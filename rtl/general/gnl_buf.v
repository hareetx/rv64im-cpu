==> flow/design.v <==
module sirv_gnrl_pipe_stage # (
  parameter CUT_READY = 0,
  parameter DP = 1,
  parameter DW = 32
) (
  input           i_vld, 
  output          i_rdy, 
  input  [DW-1:0] i_dat,
  output          o_vld, 
  input           o_rdy, 
  output [DW-1:0] o_dat,
  input           clk,
  input           rst_n
);
  genvar i;
  generate  
  if(DP == 0) begin: dp_eq_0 
      assign o_vld = i_vld;
      assign i_rdy = o_rdy;
      assign o_dat = i_dat;
  end 
  else begin: dp_gt_0 
      wire vld_set;
      wire vld_clr;
      wire vld_ena;
      wire vld_r;
      wire vld_nxt;
      assign vld_set = i_vld & i_rdy;
      assign vld_clr = o_vld & o_rdy;
      assign vld_ena = vld_set | vld_clr;
      assign vld_nxt = vld_set | (~vld_clr);
      sirv_gnrl_dfflr #(1) vld_dfflr (vld_ena, vld_nxt, vld_r, clk, rst_n);
      assign o_vld = vld_r;
      sirv_gnrl_dffl #(DW) dat_dfflr (vld_set, i_dat, o_dat, clk);
      if(CUT_READY == 1) begin:cut_ready 
          assign i_rdy = (~vld_r);
      end 
      else begin:no_cut_ready 
          assign i_rdy = (~vld_r) | vld_clr;
      end 
  end 
  endgenerate 
endmodule 
module sirv_gnrl_sync # (
  parameter DP = 2,
  parameter DW = 32
) (
  input  [DW-1:0] din_a,
  output [DW-1:0] dout,
  input           rst_n, 
  input           clk 
);
  wire [DW-1:0] sync_dat [DP-1:0];
  genvar i;
  generate 
    for(i=0;i<DP;i=i+1) begin:sync_gen
      if(i==0) begin:i_is_0
        sirv_gnrl_dffr #(DW) sync_dffr(din_a,         sync_dat[0], clk, rst_n);
      end
      else begin:i_is_not_0
        sirv_gnrl_dffr #(DW) sync_dffr(sync_dat[i-1], sync_dat[i], clk, rst_n);
      end
    end
  endgenerate
  assign dout = sync_dat[DP-1];
endmodule
module sirv_gnrl_cdc_rx
# (
  parameter DW = 32,
  parameter SYNC_DP = 2
) (
  input  i_vld_a, 
  output i_rdy, 
  input  [DW-1:0] i_dat,
  output o_vld, 
  input  o_rdy, 
  output [DW-1:0] o_dat,
  input  clk,
  input  rst_n 
);
wire i_vld_sync;
sirv_gnrl_sync #(.DP(SYNC_DP), .DW(1)) u_i_vld_sync (
     .clk   (clk),
     .rst_n (rst_n),
     .din_a (i_vld_a),
     .dout  (i_vld_sync)
    );
wire i_vld_sync_r;
sirv_gnrl_dffr #(1) i_vld_sync_dffr(i_vld_sync, i_vld_sync_r, clk, rst_n);
wire i_vld_sync_nedge = (~i_vld_sync) & i_vld_sync_r;
wire buf_rdy;
wire i_rdy_r;
wire i_rdy_set = buf_rdy & i_vld_sync & (~i_rdy_r);
wire i_rdy_clr = i_vld_sync_nedge;
wire i_rdy_ena = i_rdy_set |   i_rdy_clr;
wire i_rdy_nxt = i_rdy_set | (~i_rdy_clr);
sirv_gnrl_dfflr #(1) i_rdy_dfflr(i_rdy_ena, i_rdy_nxt, i_rdy_r, clk, rst_n);
assign i_rdy = i_rdy_r;
wire buf_vld_r;
wire [DW-1:0] buf_dat_r;
wire buf_dat_ena = i_rdy_set;
sirv_gnrl_dfflr #(DW) buf_dat_dfflr(buf_dat_ena, i_dat, buf_dat_r, clk, rst_n);
wire buf_vld_set = buf_dat_ena;
wire buf_vld_clr = o_vld & o_rdy;
wire buf_vld_ena = buf_vld_set | buf_vld_clr;
wire buf_vld_nxt = buf_vld_set | (~buf_vld_clr);
sirv_gnrl_dfflr #(1) buf_vld_dfflr(buf_vld_ena, buf_vld_nxt, buf_vld_r, clk, rst_n);
assign buf_rdy = (~buf_vld_r);
assign o_vld = buf_vld_r;
assign o_dat = buf_dat_r;
endmodule 
module sirv_gnrl_cdc_tx
# (
  parameter DW = 32,
  parameter SYNC_DP = 2
) (
  input  i_vld, 
  output i_rdy, 
  input  [DW-1:0] i_dat,
  output o_vld, 
  input  o_rdy_a, 
  output [DW-1:0] o_dat,
  input  clk,
  input  rst_n 
);
wire o_rdy_sync;
sirv_gnrl_sync #(
    .DP(SYNC_DP), 
    .DW(1)
) u_o_rdy_sync (
         .clk   (clk),
         .rst_n (rst_n),
         .din_a (o_rdy_a),
         .dout  (o_rdy_sync)
        );
wire vld_r;
wire [DW-1:0] dat_r;
wire vld_set = i_vld & i_rdy;
wire vld_clr = o_vld & o_rdy_sync;
wire vld_ena = vld_set | vld_clr;
wire vld_nxt = vld_set | (~vld_clr);
sirv_gnrl_dfflr #(1) vld_dfflr(vld_ena, vld_nxt, vld_r, clk, rst_n);
sirv_gnrl_dfflr #(DW) dat_dfflr(vld_set, i_dat, dat_r, clk, rst_n);
wire o_rdy_sync_r;
sirv_gnrl_dffr #(1) o_rdy_sync_dffr(o_rdy_sync, o_rdy_sync_r, clk, rst_n);
wire o_rdy_nedge = (~o_rdy_sync) & o_rdy_sync_r;
wire nrdy_r;
wire nrdy_set = vld_set;
wire nrdy_clr = o_rdy_nedge;
wire nrdy_ena = nrdy_set | nrdy_clr;
wire nrdy_nxt = nrdy_set | (~nrdy_clr);
sirv_gnrl_dfflr #(1) buf_nrdy_dfflr(nrdy_ena, nrdy_nxt, nrdy_r, clk, rst_n);
assign o_vld = vld_r;
assign o_dat = dat_r;
assign i_rdy = (~nrdy_r) | nrdy_clr;
endmodule 
module sirv_gnrl_bypbuf # (
  parameter DP = 8,
  parameter DW = 32
) (
  input           i_vld,
  output          i_rdy,
  input  [DW-1:0] i_dat,
  output          o_vld,
  input           o_rdy,
  output [DW-1:0] o_dat,
  input           clk,
  input           rst_n
);
  wire          fifo_i_vld;
  wire          fifo_i_rdy;
  wire [DW-1:0] fifo_i_dat;
  wire          fifo_o_vld;
  wire          fifo_o_rdy;
  wire [DW-1:0] fifo_o_dat;
  sirv_gnrl_fifo # (
       .DP(DP),
       .DW(DW),
       .CUT_READY(1) 
  ) u_bypbuf_fifo(
    .i_vld   (fifo_i_vld),
    .i_rdy   (fifo_i_rdy),
    .i_dat   (fifo_i_dat),
    .o_vld   (fifo_o_vld),
    .o_rdy   (fifo_o_rdy),
    .o_dat   (fifo_o_dat),
    .clk     (clk  ),
    .rst_n   (rst_n)
  );
  assign i_rdy = fifo_i_rdy;
  wire byp = i_vld & o_rdy & (~fifo_o_vld);
  assign fifo_o_rdy = o_rdy;
  assign o_vld = fifo_o_vld | i_vld;
  assign o_dat = fifo_o_vld ? fifo_o_dat : i_dat;
  assign fifo_i_dat  = i_dat; 
  assign fifo_i_vld = i_vld & (~byp);
endmodule 
module sirv_gnrl_fifo # (
  parameter CUT_READY = 0,
  parameter MSKO = 0, 
  parameter DP   = 8, 
  parameter DW   = 32 
) (
  input           i_vld, 
  output          i_rdy, 
  input  [DW-1:0] i_dat,
  output          o_vld, 
  input           o_rdy, 
  output [DW-1:0] o_dat,
  input           clk,
  input           rst_n
);
genvar i;
generate  
  if(DP == 0) begin: dp_eq1 
     assign o_vld = i_vld;
     assign i_rdy = o_rdy;
     assign o_dat = i_dat;
  end 
  else begin: dp_gt0 
    wire [DW-1:0] fifo_rf_r [DP-1:0];
    wire [DP-1:0] fifo_rf_en;
    wire wen = i_vld & i_rdy;
    wire ren = o_vld & o_rdy;
    wire [DP-1:0] rptr_vec_nxt; 
    wire [DP-1:0] rptr_vec_r;
    wire [DP-1:0] wptr_vec_nxt; 
    wire [DP-1:0] wptr_vec_r;
    if(DP == 1) begin:rptr_dp_1
      assign rptr_vec_nxt = 1'b1; 
    end
    else begin:rptr_dp_not_1
      assign rptr_vec_nxt = 
          rptr_vec_r[DP-1] ? {{DP-1{1'b0}}, 1'b1} :
                          (rptr_vec_r << 1);
    end
    if(DP == 1) begin:wptr_dp_1
      assign wptr_vec_nxt = 1'b1; 
    end
    else begin:wptr_dp_not_1
      assign wptr_vec_nxt =
          wptr_vec_r[DP-1] ? {{DP-1{1'b0}}, 1'b1} :
                          (wptr_vec_r << 1);
    end
    sirv_gnrl_dfflrs #(1)    rptr_vec_0_dfflrs  (ren, rptr_vec_nxt[0]     , rptr_vec_r[0]     , clk, rst_n);
    sirv_gnrl_dfflrs #(1)    wptr_vec_0_dfflrs  (wen, wptr_vec_nxt[0]     , wptr_vec_r[0]     , clk, rst_n);
    if(DP > 1) begin:dp_gt1
    sirv_gnrl_dfflr  #(DP-1) rptr_vec_31_dfflr  (ren, rptr_vec_nxt[DP-1:1], rptr_vec_r[DP-1:1], clk, rst_n);
    sirv_gnrl_dfflr  #(DP-1) wptr_vec_31_dfflr  (wen, wptr_vec_nxt[DP-1:1], wptr_vec_r[DP-1:1], clk, rst_n);
    end
    wire [DP:0] i_vec;
    wire [DP:0] o_vec;
    wire [DP:0] vec_nxt; 
    wire [DP:0] vec_r;
    wire vec_en = (ren ^ wen );
    assign vec_nxt = wen ? {vec_r[DP-1:0], 1'b1} : (vec_r >> 1);  
    sirv_gnrl_dfflrs #(1)  vec_0_dfflrs     (vec_en, vec_nxt[0]     , vec_r[0]     ,     clk, rst_n);
    sirv_gnrl_dfflr  #(DP) vec_31_dfflr     (vec_en, vec_nxt[DP:1], vec_r[DP:1],     clk, rst_n);
    assign i_vec = {1'b0,vec_r[DP:1]};
    assign o_vec = {1'b0,vec_r[DP:1]};
    if(DP == 1) begin:cut_dp_eq1 
        if(CUT_READY == 1) begin:cut_ready 
          assign i_rdy = (~i_vec[DP-1]);
        end 
        else begin:no_cut_ready 
          assign i_rdy = (~i_vec[DP-1]) | ren;
        end 
    end 
    else begin : no_cut_dp_gt1 
      assign i_rdy = (~i_vec[DP-1]);
    end 
    for (i=0; i<DP; i=i+1) begin:fifo_rf 
      assign fifo_rf_en[i] = wen & wptr_vec_r[i];
      sirv_gnrl_dffl  #(DW) fifo_rf_dffl (fifo_rf_en[i], i_dat, fifo_rf_r[i], clk);
    end 
    integer j;
    reg [DW-1:0] mux_rdat;
    always @*
    begin : rd_port_PROC 
      mux_rdat = {DW{1'b0}};
      for(j=0; j<DP; j=j+1) begin
        mux_rdat = mux_rdat | ({DW{rptr_vec_r[j]}} & fifo_rf_r[j]);
      end
    end 
    if(MSKO == 1) begin:mask_output 
        assign o_dat = {DW{o_vld}} & mux_rdat;
    end 
    else begin:no_mask_output 
        assign o_dat = mux_rdat;
    end 
    assign o_vld = (o_vec[0]);
  end 
endgenerate 
endmodule 
module sirv_gnrl_dfflrs # (
  parameter DW = 32
) (
  input               lden, 
  input      [DW-1:0] dnxt,
  output     [DW-1:0] qout,
  input               clk,
  input               rst_n
);
reg [DW-1:0] qout_r;
always @(posedge clk or negedge rst_n)
begin : DFFLRS_PROC
  if (rst_n == 1'b0)
    qout_r <= {DW{1'b1}};
  else if (lden == 1'b1)
    qout_r <= #1 dnxt;
end
assign qout = qout_r;
endmodule
module sirv_gnrl_dfflr # (
  parameter DW = 32
) (
  input               lden, 
  input      [DW-1:0] dnxt,
  output     [DW-1:0] qout,
  input               clk,
  input               rst_n
);
reg [DW-1:0] qout_r;
always @(posedge clk or negedge rst_n)
begin : DFFLR_PROC
  if (rst_n == 1'b0)
    qout_r <= {DW{1'b0}};
  else if (lden == 1'b1)
    qout_r <= #1 dnxt;
end
assign qout = qout_r;
endmodule
module sirv_gnrl_dffl # (
  parameter DW = 32
) (
  input               lden, 
  input      [DW-1:0] dnxt,
  output     [DW-1:0] qout,
  input               clk 
);
reg [DW-1:0] qout_r;
always @(posedge clk)
begin : DFFL_PROC
  if (lden == 1'b1)
    qout_r <= #1 dnxt;
end
assign qout = qout_r;
endmodule
module sirv_gnrl_dffrs # (
  parameter DW = 32
) (
  input      [DW-1:0] dnxt,
  output     [DW-1:0] qout,
  input               clk,
  input               rst_n
);
reg [DW-1:0] qout_r;
always @(posedge clk or negedge rst_n)
begin : DFFRS_PROC
  if (rst_n == 1'b0)
    qout_r <= {DW{1'b1}};
  else                  
    qout_r <= #1 dnxt;
end
assign qout = qout_r;
endmodule
module sirv_gnrl_dffr # (
  parameter DW = 32
) (
  input      [DW-1:0] dnxt,
  output     [DW-1:0] qout,
  input               clk,
  input               rst_n
);
reg [DW-1:0] qout_r;
always @(posedge clk or negedge rst_n)
begin : DFFR_PROC
  if (rst_n == 1'b0)
    qout_r <= {DW{1'b0}};
  else                  
    qout_r <= #1 dnxt;
end
assign qout = qout_r;
endmodule
module sirv_gnrl_ltch # (
  parameter DW = 32
) (
  input               lden, 
  input      [DW-1:0] dnxt,
  output     [DW-1:0] qout
);
reg [DW-1:0] qout_r;
always @ * 
begin : LTCH_PROC
  if (lden == 1'b1)
    qout_r <= dnxt;
end
assign qout = qout_r;
endmodule
Reports on sirv_gnrl_cdc_rx
What the tools print for sirv_gnrl_cdc_rx, step after step.
Lines are those of the file above, counted from 1.
{"block": "setup", "design": "sirv_gnrl_cdc_rx", "clk_port": "clk", "lib": "sky130hd", "corner": "tt_025C_1v80"}

After elaboration
Yosys after proc, flatten, opt, wreduce and memory -nomap, before mapping. Enables and synchronous resets that opt folds into registers are not counted as muxes. Print and check cells are not counted. Equal cells are merged and count once.
{"block": "op_classes", "bitwise": 13}
{"block": "ops", "op": "1-bit inverter", "n": 5}
{"block": "ops", "op": "1-bit AND", "n": 4}
{"block": "ops", "op": "1-bit bitwise OR", "n": 4}
{"block": "bits", "ff_bits": 37, "wordCells": 19, "out_inout_bits": 34}

Depth
Depth = most cells in a row (Yosys ltp): at word level without a register or memory, in the mapped netlist without a sequential cell, where the memories' decode and read muxes count.
{"block": "logic_depth", "depth_word": 4, "abc_area": 1, "mapped_depth": 5, "mapped_depth_nobuf": 4}

After synthesis
Yosys stat after the flow's synthesis: flattened, memories mapped to cells. It holds for the ABC_AREA given above (unset counts as 0); a run with the other value may have another netlist.
Totals and module areas in this step are rounded.
{"block": "mapped", "ffs": 37, "sequential_area_mm2": 0.0009259, "yosys_area_mm2": 0.001495, "mapped_cells": 153}
{"block": "by_type", "cell": "sky130_fd_sc_hd__dfrtp_1", "n": 37}
{"block": "by_type", "cell": "sky130_fd_sc_hd__nand2_1", "n": 64}
{"block": "by_type", "cell": "sky130_fd_sc_hd__nand4_1", "n": 32}
{"block": "by_type", "cell": "sky130_fd_sc_hd__buf_2", "n": 9}
{"block": "by_type", "cell": "sky130_fd_sc_hd__buf_6", "n": 3}
{"block": "by_type", "cell": "sky130_fd_sc_hd__nand3_4", "n": 1}
{"block": "by_type", "cell": "sky130_fd_sc_hd__o21ai_0", "n": 2}
{"block": "by_type", "cell": "sky130_fd_sc_hd__buf_4", "n": 1}
{"block": "by_type", "cell": "sky130_fd_sc_hd__inv_2", "n": 2}
{"block": "by_type", "cell": "sky130_fd_sc_hd__inv_1", "n": 1}
{"block": "by_type", "cell": "sky130_fd_sc_hd__nor2_1", "n": 1}

Path before layout
Path of least setup slack by OpenSTA after synthesis, without wires, with an ideal clock, recovery checks aside; 20% of the period is set as input and as output delay. Where synthesis merged equal registers, the netlist keeps one of their names.
{"block": "synth_path", "path_kind": "reg2reg", "startpoint": "reg buf_vld_dfflr.qout_r", "endpoint": "reg buf_dat_dfflr.qout_r[0]", "delay_ns": 0.982, "arrival_time_ns": 0.865, "t_required_ns": 2.773, "setup_slack_ns": 1.908, "driving_pins": 6, "clock_period_ns": 2.89, "path_buffers": 1, "period_less_setup_slack_ns": 0.982}
"delay_ns" = arrival - input delay + setup time.
"driving_pins": output pins that drive a net of the path, with the launching flip-flop's if there is one; two outputs of one cell count as two.
"period_less_setup_slack_ns" = period - worst setup slack (recovery checks aside). The figure is calculated, with input and output delays left at 20% of the set period.
The rows between start and end are the longest chain of elaborated cells between them; the timing report does not say that the signal goes this way. Where chains are equally long, one stands for them.
A line is the first line of the expression or statement that the cell stems from. Yosys adds cells for indexed reads and writes and turns some case tables into memories.
{"block": "synth_via", "cell_sequence": "sky130_fd_sc_hd__dfrtp_1 > sky130_fd_sc_hd__inv_2 > sky130_fd_sc_hd__nand3_4 > sky130_fd_sc_hd__buf_6 > sky130_fd_sc_hd__nand2_1 > sky130_fd_sc_hd__nand2_1", "elab_chain_len": 3, "cells_between": 3, "classes_between": "logic: 3"}
{"block": "synth_rtl", "element": "from (decl)", "line": 323, "rtl": "reg [DW-1:0] qout_r;"}
{"block": "synth_rtl", "element": "from (assign)", "line": 327, "rtl": "qout_r <= {DW{1'b0}};"}
{"block": "synth_rtl", "element": "from (assign)", "line": 329, "rtl": "qout_r <= #1 dnxt;"}
{"block": "synth_rtl", "element": "1-bit inverter", "line": 108, "rtl": "assign buf_rdy = (~buf_vld_r);"}
{"block": "synth_rtl", "element": "1-bit AND (2 in a row)", "line": 93, "rtl": "wire i_rdy_set = buf_rdy & i_vld_sync & (~i_rdy_r);"}
{"block": "synth_rtl", "element": "to (assign)", "line": 327}
{"block": "synth_rtl", "element": "to (assign)", "line": 329}
{"block": "synth_rtl", "element": "to (decl)", "line": 323}

Timing after layout
Path of least setup slack in the final report of flow run 1 (OpenROAD, finished layout, wires in). Where an end is a register, its clock arrival counts in the times.
{"block": "layout_path", "path_kind": "reg2out", "startpoint": "reg buf_vld_dfflr.qout_r", "endpoint": "out o_vld", "arrival_time_ns": 0.84, "setup_slack_ns": 0.12, "clock_period_ns": 1.21, "path_buffers": 1, "t_required_ns": 0.97, "out_delay_ns": 0.24, "driving_pins": 2}
{"block": "layout_via", "cell_sequence": "sky130_fd_sc_hd__dfrtp_1 > sky130_fd_sc_hd__buf_6", "elab_chain_len": 0, "cells_between": 0}
{"block": "layout_rtl", "element": "from (decl)", "line": 323, "rtl": "reg [DW-1:0] qout_r;"}
{"block": "layout_rtl", "element": "from (assign)", "line": 327, "rtl": "qout_r <= {DW{1'b0}};"}
{"block": "layout_rtl", "element": "from (assign)", "line": 329, "rtl": "qout_r <= #1 dnxt;"}
{"block": "layout_rtl", "element": "to (decl)", "line": 75, "rtl": "output o_vld,"}

==> runs of sirv_gnrl_cdc_rx <==
Settings and measured results of 2 stored flow runs for module sirv_gnrl_cdc_rx (sky130hd), not sorted in any way. The constraints put input and output delay at 20% of the set period each and load the outputs with 0.01 pF.
"timing.achieved_period_ns" is the run's clock period less its worst setup slack. It is reckoned from that one timing run; input and output delays stay at 20% of the period that was set.
By "worst_path_time_ns" is meant the share of the clock period that the worst setup path is allowed (20% is reserved at inputs, 20% at outputs), minus its slack. Clock arrival times at its registers enter into it.
"totalPower_mw": no workload was simulated; the value follows from the tool's default switching activity.
The results are shown rounded.

{"run": "flow run 1", "settings": { "period_ns": 1.21, "CORE_UTILIZATION": 33, "SETUP_SLACK_MARGIN": 0.15, "PLACE_DENSITY_LB_ADDON": 0.29, "CORE_ASPECT_RATIO": 1.49, "CORE_MARGIN": 4, "CELL_PAD_IN_SITES_DETAIL_PLACEMENT": 1, "ABC_AREA": 1, "CTS_CLUSTER_SIZE": 100, "CTS_CLUSTER_DIAMETER": 111, "MAX_ROUTING_LAYER": "met4", "CAP_MARGIN": 20, "SLEW_MARGIN": 20 }, "results": { "tns_setup_ns": 0.000, "worst_path_time_ns": 0.84, "critical_path_kind": "reg2out", "timing.achieved_period_ns": 1.086, "ws_setup_ns": 0.124, "post_synth_area_mm2": 0.001495, "totalPower_mw": 6.103, "util_pct": 56.7, "post_route_stdcell_area_mm2": 0.002446, "dieArea_mm2": 0.005693 }}
{"run": "flow run 2", "settings": { "period_ns": 1.91, "CORE_UTILIZATION": 24, "PLACE_DENSITY_LB_ADDON": 0.26, "CORE_ASPECT_RATIO": 1.69, "CORE_MARGIN": 5, "CELL_PAD_IN_SITES_DETAIL_PLACEMENT": 2, "CTS_CLUSTER_SIZE": 19, "CTS_CLUSTER_DIAMETER": 227, "SLEW_MARGIN": 0, "MAX_ROUTING_LAYER": "met5", "CAP_MARGIN": 20 }, "results": { "post_synth_area_mm2": 0.001365, "tns_setup_ns": 0.000, "timing.achieved_period_ns": 1.674, "post_route_stdcell_area_mm2": 0.002207, "worst_path_time_ns": 1.29, "critical_path_kind": "reg2out", "dieArea_mm2": 0.007348, "totalPower_mw": 2.902, "ws_setup_ns": 0.236, "util_pct": 40.3 }}
